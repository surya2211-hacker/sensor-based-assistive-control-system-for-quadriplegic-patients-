==> flow/design.v <==
module mainproj (
    input clk,           
    input reset,         
    input [3:0] sw,      
    output reg [3:0] led 
);
    reg [1:0] current_state, next_state;
    reg [3:0] debounce_counter;
    reg [3:0] stable_sw;
    localparam S0 = 2'b00;
    localparam S1 = 2'b01;
    localparam S2 = 2'b10;
    localparam S3 = 2'b11;
    always @(posedge clk or posedge reset) begin
        if (reset) begin
            current_state <= S0;
        end else begin
            current_state <= next_state;
        end
    end
    always @(posedge clk or posedge reset) begin
        if (reset) begin
            stable_sw <= 4'b0000;
            debounce_counter <= 4'b0000;
        end else begin
            if (sw != stable_sw) begin
                if (debounce_counter < 4'b0100) begin
                    debounce_counter <= debounce_counter + 1;
                end else begin
                    stable_sw <= sw;
                    debounce_counter <= 4'b0000;
                end
            end
        end
    end
    always @(*) begin
        next_state = current_state;  
        case (current_state)
            S0: if (stable_sw == 4'b0001) next_state = S1;
            S1: if (stable_sw == 4'b0010) next_state = S2;
            S2: if (stable_sw == 4'b0100) next_state = S3;
            S3: if (stable_sw == 4'b1000) next_state = S0;
            default: next_state = S0;
        endcase
    end
    always @(*) begin
        case (current_state)
            S0: led = 4'b0001;
            S1: led = 4'b0010;
            S2: led = 4'b0100;
            S3: led = 4'b1000;
            default: led = 4'b0001;
        endcase
    end
    initial begin
        $monitor("Time=%0d ns | rst=%b | sw=%b | stable_sw=%b | debounce_counter=%b | led=%b",
                 $time, reset, sw, stable_sw, debounce_counter, led);
    end
endmodule
-- Tool chain data of mainproj
Tool output for the design above, in the order of the flow.
Line numbers count from 1 in the design file above.
Library cell names are shortened.
The mark n/a stands for no value.
- design top: mainproj
- clock input: clk
- library: sky130hd
- timing corner: tt_025C_1v80

-- Word level
Counts by Yosys on the flattened word-level netlist (proc, flatten, opt, wreduce; memories kept). Register bits leave out memories and registers merged into their read ports (data or address). Print and check cells are left out. Cells with the same type and inputs are merged into one.
- flip-flop bits (word level) at 10
- noted input bits: 6
- output and inout port bits at 4
- noted word-level cells: 28
- add/sub/neg operators at 1
- noted order comparisons: 1
- eq/ne operators: 12
- noted muxes and demuxes: 7
- bitwise logic cells at 1
- reductions and logical operators: 3
- operators with widths (operator ; count):
    4-bit case mux with 4-bit select ; 1
    2-bit inequality test (second input constant) ; 4
    2-bit case mux with 4-bit select ; 1
    2-bit two-way mux ; 4
    2-bit equality test (second input constant) ; 2
    4-bit by 1-bit adder with 4-bit output (second input constant) ; 1
    4-bit by 1-bit equality test with 1-bit output (second input constant) ; 1
    4-bit by 2-bit equality test with 1-bit output (second input constant) ; 1
    4-bit by 3-bit < comparator with 1-bit output (second input constant) ; 1
    4-bit by 3-bit equality test with 1-bit output (second input constant) ; 1
    4-bit inequality test ; 1
    4-bit equality test (second input constant) ; 1
    4-bit AND reduction ; 1
    4-bit two-way mux ; 1
    2-bit by 1-bit equality test with 1-bit output (second input constant) ; 1
    2-bit logical NOT ; 1
    2-bit AND reduction ; 1
    1-bit NOT ; 1

-- Longest topological paths
Yosys ltp: most cells in a row. Word level: on the elaborated netlist, between registers, memories and ports. Mapped: between sequential cells and ports; inverters and the memories' decode and read muxes count.
- depth after elaboration at 3
- ABC_AREA at 0
- gate-level depth with buffers: 4
- depth with buffers taken out: 3

-- Mapped cells and area
Yosys stat after the flow's synthesis: flattened, memories mapped to cells. It holds for the ABC_AREA given above (unset counts as 0); a run with the other value may have another netlist.
- mapped cells: 58
- synthesis area: 633.1 µm²
- noted area of sequential cells: 301.5 µm²
- mapped flip-flops: 12
- cells by type (cell type ; count):
    dfrtp_1 ; 11
    mux2_2 ; 4
    xnor2_2 ; 2
    dfstp_2 ; 1
    inv_1 ; 7
    buf_6 ; 2
    mux2i_1 ; 2
    nand2_1 ; 5
    nor4b_1 ; 2
    xnor2_1 ; 2
    mux2_4 ; 1
    nor3_1 ; 3
    o21ai_0 ; 3
    ha_1 ; 1
    nand4_2 ; 1
    clkbuf_1 ; 3
    a41oi_1 ; 1
    o41ai_1 ; 1
Not listed: further types 5, cells in them 6.

-- Worst setup path after synthesis
OpenSTA on the mapped netlist: ideal clock, no wires. The path of least setup slack (recovery checks aside). Input and output delay are each 20% of the period. Register names are those of the netlist, which keeps one name where synthesis merged equal registers.
- kind: register to register
- start point: reg stable_sw[3]
- end point: reg debounce_counter[0]
- period: 1.65 ns
- launch time at the first pin at 0.000 ns
- arrival time: 1.093 ns
- setup slack at 0.432 ns
- path delay at 1.218 ns
- stages: 5
- path buffers at 1
- synthesis period reached: 1.218 ns
"path delay" is the arrival time less input delay plus setup time.
"stages": output pins that drive a net of the path, with the launching flip-flop's if there is one; two outputs of one cell count as two.
"synthesis period reached" = period - worst setup slack (recovery checks aside). The figure is calculated, with input and output delays left at 20% of the set period.
Between the ends stands the longest chain of elaborated cells between them, by number of cells; it is not shown to be the way that was timed. Of several equally long chains one is given.
Each line given opens the expression or statement behind the cell; cells for indexed reads and writes are added by Yosys, which also makes memories of some case tables.
At most two assigning lines are given for a register; there are more.
- cell sequence: dfrtp_1 -> buf_6 -> xnor2_2 -> nand4_2 -> mux2_4
- length of the longest elaborated chain at 1
- elaborated cells on any way between the ends: 1
- noted RTL lines with such cells: 1
- classes of those cells: eq/ne: 1
- ends and longest elaborated chain, after synthesis (what ; line ; text):
    start, declared ; 9 ; reg [3:0] stable_sw;
    start, assigned ; 23 ; stable_sw <= 4'b0000;
    start, assigned ; 30 ; stable_sw <= sw;
    4-bit inequality test ; 26 ; if (sw != stable_sw) begin
    end, assigned ; 24 ; debounce_counter <= 4'b0000;
    end, assigned ; 28 ; debounce_counter <= debounce_counter + 1;
    end, declared ; 8 ; reg [3:0] debounce_counter;

-- Worst path after layout
From the final timing report of run 1: the path of least setup slack in the routed layout; clock arrival at registers is part of the times.
- kind: register to output
- start point: reg current_state
- end point: out led[3]
- period: 2.03 ns
- noted output delay: 0.41 ns
- launch time at the first pin at 0.25 ns
- arrival time: 1.22 ns
- setup slack at 0.41 ns
- stages: 2
- path buffers at 1
Where an end lacks its bit number, it is one bit of the signal, or one of the new flip-flops if synthesis recoded a state register.
Between the ends stands the longest chain of elaborated cells between them, by number of cells; it is not shown to be the way that was timed. Of several equally long chains one is given.
- cell sequence: dfrtp_1 -> clkdlybuf4s50_1
- length of the longest elaborated chain at 2
- elaborated cells on any way between the ends: 5
- classes of those cells: eq/ne: 3; mux: 1; reduce/logical: 1
- ends and longest elaborated chain, post-layout (what ; line ; text):
    start, declared ; 7 ; reg [1:0] current_state, next_state;
    start, assigned ; 16 ; current_state <= S0;
    start, assigned ; 18 ; current_state <= next_state;
    2-bit equality test ; 47 ; case (current_state)
    4-bit case mux with 4-bit select ; 47 ;
    end, declared ; 5 ; output reg [3:0] led

# Flow runs of mainproj

Design mainproj on sky130hd. What follows are 2 stored runs of the flow, each under its own settings; their order means nothing. The constraints put input and output delay at 20% of the set period each and load the outputs with 0.01 pF.

Run 1

==> flow/run.sh <==
#!/bin/bash
# the make line also repeats the synthesis and layout settings of config.mk as NAME=value (left out here)
make -C /OpenROAD-flow-scripts/flow DESIGN_CONFIG=/design/flow/config.mk WORK_HOME=/design/flow/orfs CLKGATE_MAP_FILE= finish
==> flow/config.mk <==
export PLATFORM = sky130hd
export DESIGN_NAME = mainproj
export DESIGN_NICKNAME = mainproj
export VERILOG_FILES = /design/flow/design.v
export SDC_FILE = /design/flow/constraint.sdc
export NUM_CORES = 4
export LEC_CHECK = 0
export CAP_MARGIN = 10
export CELL_PAD_IN_SITES_GLOBAL_PLACEMENT = 0
export CORE_MARGIN = 2
export CORE_UTILIZATION = 17
export HOLD_SLACK_MARGIN = 0.03
export MIN_ROUTING_LAYER = met1
export PLACE_DENSITY_LB_ADDON = 0.14
export SETUP_SLACK_MARGIN = 0.44
export SLEW_MARGIN = 20
export TNS_END_PERCENT = 10
==> flow/constraint.sdc <==
create_clock -name core_clock -period 2.03 [get_ports {clk}]
set_input_delay 0.4060 -clock core_clock [delete_from_list [all_inputs] [get_ports {clk}]]
set_output_delay 0.4060 -clock core_clock [all_outputs]
set_load 0.01 [all_outputs]

Measured in run 1:
- area of the synthesized netlist: 633.1 µm²
- area of the die at 4228.2 µm²
- area of the standard cells in the finished layout at 825.8 µm²
- noted the utilization after layout: 0.227
- smallest setup slack at 0.407 ns
- sum of negative setup slack: 0.000 ns

Run 2

==> flow/run.sh <==
#!/bin/bash
# the make line also repeats the synthesis and layout settings of config.mk as NAME=value (left out here)
make -C /OpenROAD-flow-scripts/flow DESIGN_CONFIG=/design/flow/config.mk WORK_HOME=/design/flow/orfs CLKGATE_MAP_FILE= finish
==> flow/config.mk <==
export PLATFORM = sky130hd
export DESIGN_NAME = mainproj
export DESIGN_NICKNAME = mainproj
export VERILOG_FILES = /design/flow/design.v
export SDC_FILE = /design/flow/constraint.sdc
export NUM_CORES = 4
export LEC_CHECK = 0
export CAP_MARGIN = 0
export CELL_PAD_IN_SITES_DETAIL_PLACEMENT = 1
export CORE_ASPECT_RATIO = 1.8
export CORE_MARGIN = 2
export CORE_UTILIZATION = 69
export GPL_ROUTABILITY_DRIVEN = 1
export GPL_TIMING_DRIVEN = 0
export MIN_ROUTING_LAYER = met2
export PLACE_DENSITY_LB_ADDON = 0.29
export SLEW_MARGIN = 20
export TNS_END_PERCENT = 30
==> flow/constraint.sdc <==
create_clock -name core_clock -period 1.69 [get_ports {clk}]
set_input_delay 0.3380 -clock core_clock [delete_from_list [all_inputs] [get_ports {clk}]]
set_output_delay 0.3380 -clock core_clock [all_outputs]
set_load 0.01 [all_outputs]

Run 2: not finished: floorplanning ended with error PDN-0185.
